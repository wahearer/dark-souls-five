==> flow/design.v <==
module GetState (
    input clk,enter,pause,left,down,right,
    input [3:0] state,
    input [9:0] textId,
    input [5:0] level,
    input [20:0] playerHp,
    input [20:0] enemyHp,
    output reg [3:0] next_state,
    output reg [9:0] next_textId,
    output reg [5:0] next_level,
    output reg [1:0] next_attackLevel,
    output reg [1:0] next_healthLevel,
    output reg [1:0] next_dexLevel
);
reg ableToPress;
integer counter;
initial begin
    next_state<=0;
    next_level<=0;
    next_textId<=0;
    next_attackLevel<=0;
    next_healthLevel<=0;
    next_dexLevel<=0;
    counter<=0;
    ableToPress<=1;
end
always @(posedge clk) begin
    if(ableToPress==0) begin
        if(counter<32'd20000000)
            counter++;
        else begin
            counter<=0;
            ableToPress<=1;
        end
    end
    case(state)
        0:begin
            if(enter&&ableToPress) begin
                ableToPress<=0;
                next_state<=7;
                next_textId<=0;
            end
        end
        1:begin
            if(enter)
                next_state<=2;
        end
        2:begin
            if(playerHp==0)
                next_state<=5;
            else if(enemyHp==0)begin
                if(level==5)
                    next_state<=4;
                else
                    next_state<=3;
            end
            else if(pause)
                next_state<=1;
        end
        3:begin
            if(enter&&ableToPress) begin
                ableToPress<=0;
                next_state<=7;
            end
        end
        4:begin
            if(pause&&ableToPress) begin
                ableToPress<=0;
                next_state<=0;
                next_level<=0;
                next_textId<=0;
                next_attackLevel<=0;
                next_healthLevel<=0;
                next_dexLevel<=0;
            end
        end
        5:begin
            if(enter&&ableToPress) begin
                ableToPress<=0;
                next_state<=2;
            end
            if(pause&&ableToPress) begin
                ableToPress<=0;
                next_state<=0;
            end
        end
        6:begin
            if(enter&&ableToPress) begin
                ableToPress<=0;
                case(textId)
                    0:begin
                        next_textId<=1;
                        next_level<=1;
                    end
                    1:begin
                        next_textId<=2;
                        next_state<=2;
                    end
                    2:begin
                        next_textId<=3;
                        next_level<=2;
                    end
                    3:begin
                        next_textId<=4;
                        next_state<=2;
                    end
                    4:begin
                        next_textId<=5;
                        next_level<=3;
                    end
                    5:begin
                        next_textId<=6;
                        next_state<=2;
                    end
                    6:begin
                        next_textId<=7;
                        next_level<=4;
                    end
                    7:begin
                        next_textId<=8;
                        next_state<=2;
                    end
                    8:begin
                        next_textId<=9;
                        next_level<=5;
                    end
                    9:begin
                        next_state<=2;
                    end
                endcase
            end
        end
        7:begin
            if(ableToPress&&left&&next_attackLevel<3) begin
                ableToPress<=0;
                next_attackLevel++;
                next_state<=6;
            end
            else if(ableToPress&&down&&next_healthLevel<3) begin
                ableToPress<=0;
                next_healthLevel++;
                next_state<=6;
            end
            else if(ableToPress&&right&&next_dexLevel<3) begin
                ableToPress<=0;
                next_dexLevel++;
                next_state<=6;
            end
        end
    endcase
end
endmodule
## Tool chain data of GetState

What the tools print for GetState, step after step.
Lines are those of the file above, counted from 1.
The mark -- stands for no value.

| design | value |
|---|---|
| design top | GetState |
| clock | clk |
| cell library | sky130hd |
| library corner | tt_025C_1v80 |

## Word-level counts

Yosys after proc, flatten, opt, wreduce and memory -nomap, before mapping. Memory bits, and registers merged into a memory's read port (data or address), are not among the register bits. Print and check cells are not counted. Equal cells are merged and count once.

| storage and ports | value |
|---|---|
| flip-flop bits (word level) | 59 |
| input port bits | 68 |
| output and inout port bits | 26 |
| cells after elaboration | 117 |

| cells by class | value |
|---|---|
| $add $sub $neg | 4 |
| order comparisons | 4 |
| equality and inequality tests | 33 |
| muxes and demuxes | 43 |
| reduce/logical cells | 25 |

Operator list:

| cell | number |
|---|---|
| parallel mux 10 bit (select 9 bit) | 1 |
| 2-to-1 mux 4 bit | 13 |
| logical NOT 21 bit | 2 |
| == test 10 x 3 -> 1 bit (second input constant) | 4 |
| adder 32 x 2 -> 32 bit (second input constant) | 1 |
| < comparator 32 x 25 -> 1 bit (second input constant) | 1 |
| parallel mux 10 bit (select 3 bit) | 1 |
| parallel mux 6 bit (select 5 bit) | 1 |
| 2-to-1 mux 10 bit | 3 |
| parallel mux 4 bit (select 7 bit) | 1 |
| == test 10 x 2 -> 1 bit (second input constant) | 2 |
| == test 10 x 4 -> 1 bit (second input constant) | 2 |
| != test 2 bit (second input constant) | 10 |
| == test 4 x 3 -> 1 bit (second input constant) | 4 |
| 2-to-1 mux 2 bit | 7 |
| parallel mux 6 bit (select 2 bit) | 1 |
| 2-to-1 mux 6 bit | 2 |
| parallel mux 2 bit (select 2 bit) | 3 |
| == test 10 x 1 -> 1 bit (second input constant) | 1 |
| != test 10 bit (second input constant) | 1 |
| logical NOT 10 bit | 1 |
| AND reduction 5 bit | 2 |
| AND reduction 9 bit | 1 |
| logical AND 1 bit | 8 |
| == test 4 x 2 -> 1 bit (second input constant) | 2 |
| != test 4 bit (second input constant) | 2 |
| AND reduction 4 bit | 2 |
| nonzero test 8 bit | 1 |

Other operator kinds: 17; their cells: 29.

## Logic depth

Yosys ltp: most cells in a row. Word level: on the elaborated netlist, between registers, memories and ports. Mapped: between sequential cells and ports; inverters and the memories' decode and read muxes count.

| logic depth | value |
|---|---|
| depth in word-level cells | 7 |
| ABC_AREA | 1 |
| mapped depth | 10 |
| depth with buffers taken out | 10 |

## After synthesis

Yosys stat after the flow's synthesis: flattened, memories mapped to cells. It holds for the ABC_AREA given above (unset counts as 0); a run with the other value may have another netlist.
Totals and module areas in this step are rounded.

| synthesis totals | value |
|---|---|
| cells in the netlist | 429 |
| chip area (Yosys) | 3,246 µm² |
| sequential part of the area | 1,461 µm² |
| flip-flops | 49 |
| buffer cells | 11 |

Cell types:

| type | number | area in all (µm²) |
|---|---|---|
| sky130_fd_sc_hd__edfxtp_1 | 48 | 1.44E+03 |
| sky130_fd_sc_hd__nor2_1 | 106 | 397.882 |
| sky130_fd_sc_hd__nand2_1 | 96 | 360.346 |
| sky130_fd_sc_hd__inv_1 | 51 | 191.434 |
| sky130_fd_sc_hd__nand3_1 | 25 | 125.12 |
| sky130_fd_sc_hd__a21oi_1 | 15 | 75.072 |
| sky130_fd_sc_hd__buf_4 | 10 | 75.072 |
| sky130_fd_sc_hd__nand4_1 | 9 | 56.304 |
| sky130_fd_sc_hd__nor2_4 | 5 | 56.304 |
| sky130_fd_sc_hd__ha_1 | 4 | 50.048 |
| sky130_fd_sc_hd__nor2_2 | 7 | 43.792 |
| sky130_fd_sc_hd__nand3b_1 | 5 | 37.536 |
| sky130_fd_sc_hd__inv_2 | 9 | 33.782 |
| sky130_fd_sc_hd__nand2_2 | 5 | 31.28 |
| sky130_fd_sc_hd__nor3_1 | 6 | 30.029 |
| sky130_fd_sc_hd__xnor2_1 | 3 | 26.275 |
| sky130_fd_sc_hd__nor3b_2 | 2 | 25.024 |
| sky130_fd_sc_hd__dfxtp_1 | 1 | 20.019 |

Other cell types: 14; their cells: 22.

## Worst setup path after synthesis

Path of least setup slack by OpenSTA after synthesis, without wires, with an ideal clock, recovery checks aside; 20% of the period is set as input and as output delay. Where synthesis merged equal registers, the netlist keeps one of their names.

| timing after synthesis | value |
|---|---|
| path kind | register to register |
| start point | register ableToPress |
| end point | register next_state[0] |
| clock period | 2,380 ps |
| library setup time | 319 ps |
| launch time at the first pin | 0 ps |
| data arrival time | 1,524 ps |
| data required time | 2,061 ps |
| path slack | 537 ps |
| path delay | 1,843 ps |
| stages | 9 |
| path buffers | 0 |
| period reached after synthesis | 1,843 ps |

"path delay" = arrival - input delay + setup time.
"stages": output pins that drive a net of the path, with the launching flip-flop's if there is one; two outputs of one cell count as two.
"period reached after synthesis" = period - worst setup slack (recovery checks aside). The figure is calculated, with input and output delays left at 20% of the set period.
The rows between start and end are the longest chain of elaborated cells between them; the timing report does not say that the signal goes this way. Where chains are equally long, one stands for them.
A line is the first line of the expression or statement that the cell stems from. Yosys adds cells for indexed reads and writes and turns some case tables into memories.
At most two assigning lines are given for a register; there are more.
Only ways into the end's enable, where the timed path ends, are counted here.

| on the way, after synthesis | value |
|---|---|
| path through | sky130_fd_sc_hd__dfxtp_1 sky130_fd_sc_hd__inv_1 sky130_fd_sc_hd__nor2_1 sky130_fd_sc_hd__nand2_1 sky130_fd_sc_hd__nand2_1 sky130_fd_sc_hd__nor2_1 sky130_fd_sc_hd__nor2_1 sky130_fd_sc_hd__nand3_1 sky130_fd_sc_hd__nor2_1 |
| length of the longest elaborated chain | 4 |
| elaborated cells between the ends (all ways) | 14 |
| those cells by class | eq/ne: 5; reduce/logical: 9 |

Ends and longest elaborated chain, after synthesis:

| element | line | source |
|---|---|---|
| from (decl) | 15 | `reg ableToPress;` |
| from (assign) | 33 | `ableToPress<=1;` |
| from (assign) | 39 | `ableToPress<=0;` |
| logical AND 1 bit x2 | 134 | `if(ableToPress&&left&&next_attackLevel<3) begin` |
| != test 4 bit | -- |  |
| AND reduction 9 bit | -- |  |
| to (assign) | 128 | `next_state<=2;` |
| to (assign) | 137 | `next_state<=6;` |
| to (decl) | 8 | `output reg [3:0] next_state,` |

## Path in the finished layout

From the final timing report of job 1: the path of least setup slack in the routed layout; clock arrival at registers is part of the times.
The report prints the path's times to 10 ps; the period is as set.

| timing post-layout | value |
|---|---|
| path kind | register to output |
| start point | register next_dexLevel[0] |
| end point | output port next_dexLevel[0] |
| clock period | 2,060 ps |
| output delay | 410 ps |
| launch time at the first pin | 300 ps |
| data arrival time | 1,350 ps |
| data required time | 1,650 ps |
| path slack | 290 ps |
| stages | 3 |
| path buffers | 2 |

| on the way, post-layout | value |
|---|---|
| path through | sky130_fd_sc_hd__edfxtp_1 sky130_fd_sc_hd__buf_4 sky130_fd_sc_hd__clkdlybuf4s50_1 |
| length of the longest elaborated chain | 0 |
| elaborated cells between the ends (all ways) | 0 |
| source lines of those cells | 0 |

Ends and longest elaborated chain, post-layout:

| element | line | source |
|---|---|---|
| from (decl) | 13 | `output reg [1:0] next_dexLevel` |
| from (assign) | 74 | `next_dexLevel<=0;` |
| to (decl) | 13 |  |

Settings and measured results of 2 stored flow runs for module GetState (sky130hd), not sorted in any way. The constraints put input and output delay at 20% of the set period each and load the outputs with 0.01 pF.
"critical setup path time" is the time allowed to the run's worst setup path (the clock period less input and output delay, where it has them) less its slack. Clock arrival times count: a late capture clock shortens it, a late launch clock lengthens it.
"critical setup path time" is given in steps of 10 ps.
The results are shown rounded.
Settings: . = not set for that run.

| setting or result | job 1 | job 2 |
|---|---|---|
| period_ns | 2.06 | 1.8 |
| CORE_UTILIZATION | 40 | 40 |
| SETUP_SLACK_MARGIN | 0.23 | . |
| PLACE_DENSITY_LB_ADDON | 0.04 | . |
| CELL_PAD_IN_SITES_DETAIL_PLACEMENT | 0 | . |
| TNS_END_PERCENT | 75 | . |
| ABC_AREA | 1 | . |
| GPL_TIMING_DRIVEN | 1 | . |
| CTS_CLUSTER_DIAMETER | 36 | . |
| SLEW_MARGIN | 0 | 20 |
| MIN_ROUTING_LAYER | met2 | . |
| MAX_ROUTING_LAYER | met5 | . |
| CAP_MARGIN | 20 | 20 |
| CORE_MARGIN | 2 | 2 |
| die footprint (µm²) | 8,850 | 8,393 |
| mapped cell area after synthesis (µm²) | 3,246 | 3,070 |
| standard-cell area of the final layout (µm²) | 4,493 | 4,662 |
| worst setup slack after layout (ps) | 293 | 20 |
| final worst hold slack (ps) | 664 | 640 |
| critical setup path time (ps) | 1,350 | 1,780 |
| kind of the worst setup path | register to output | register to register |
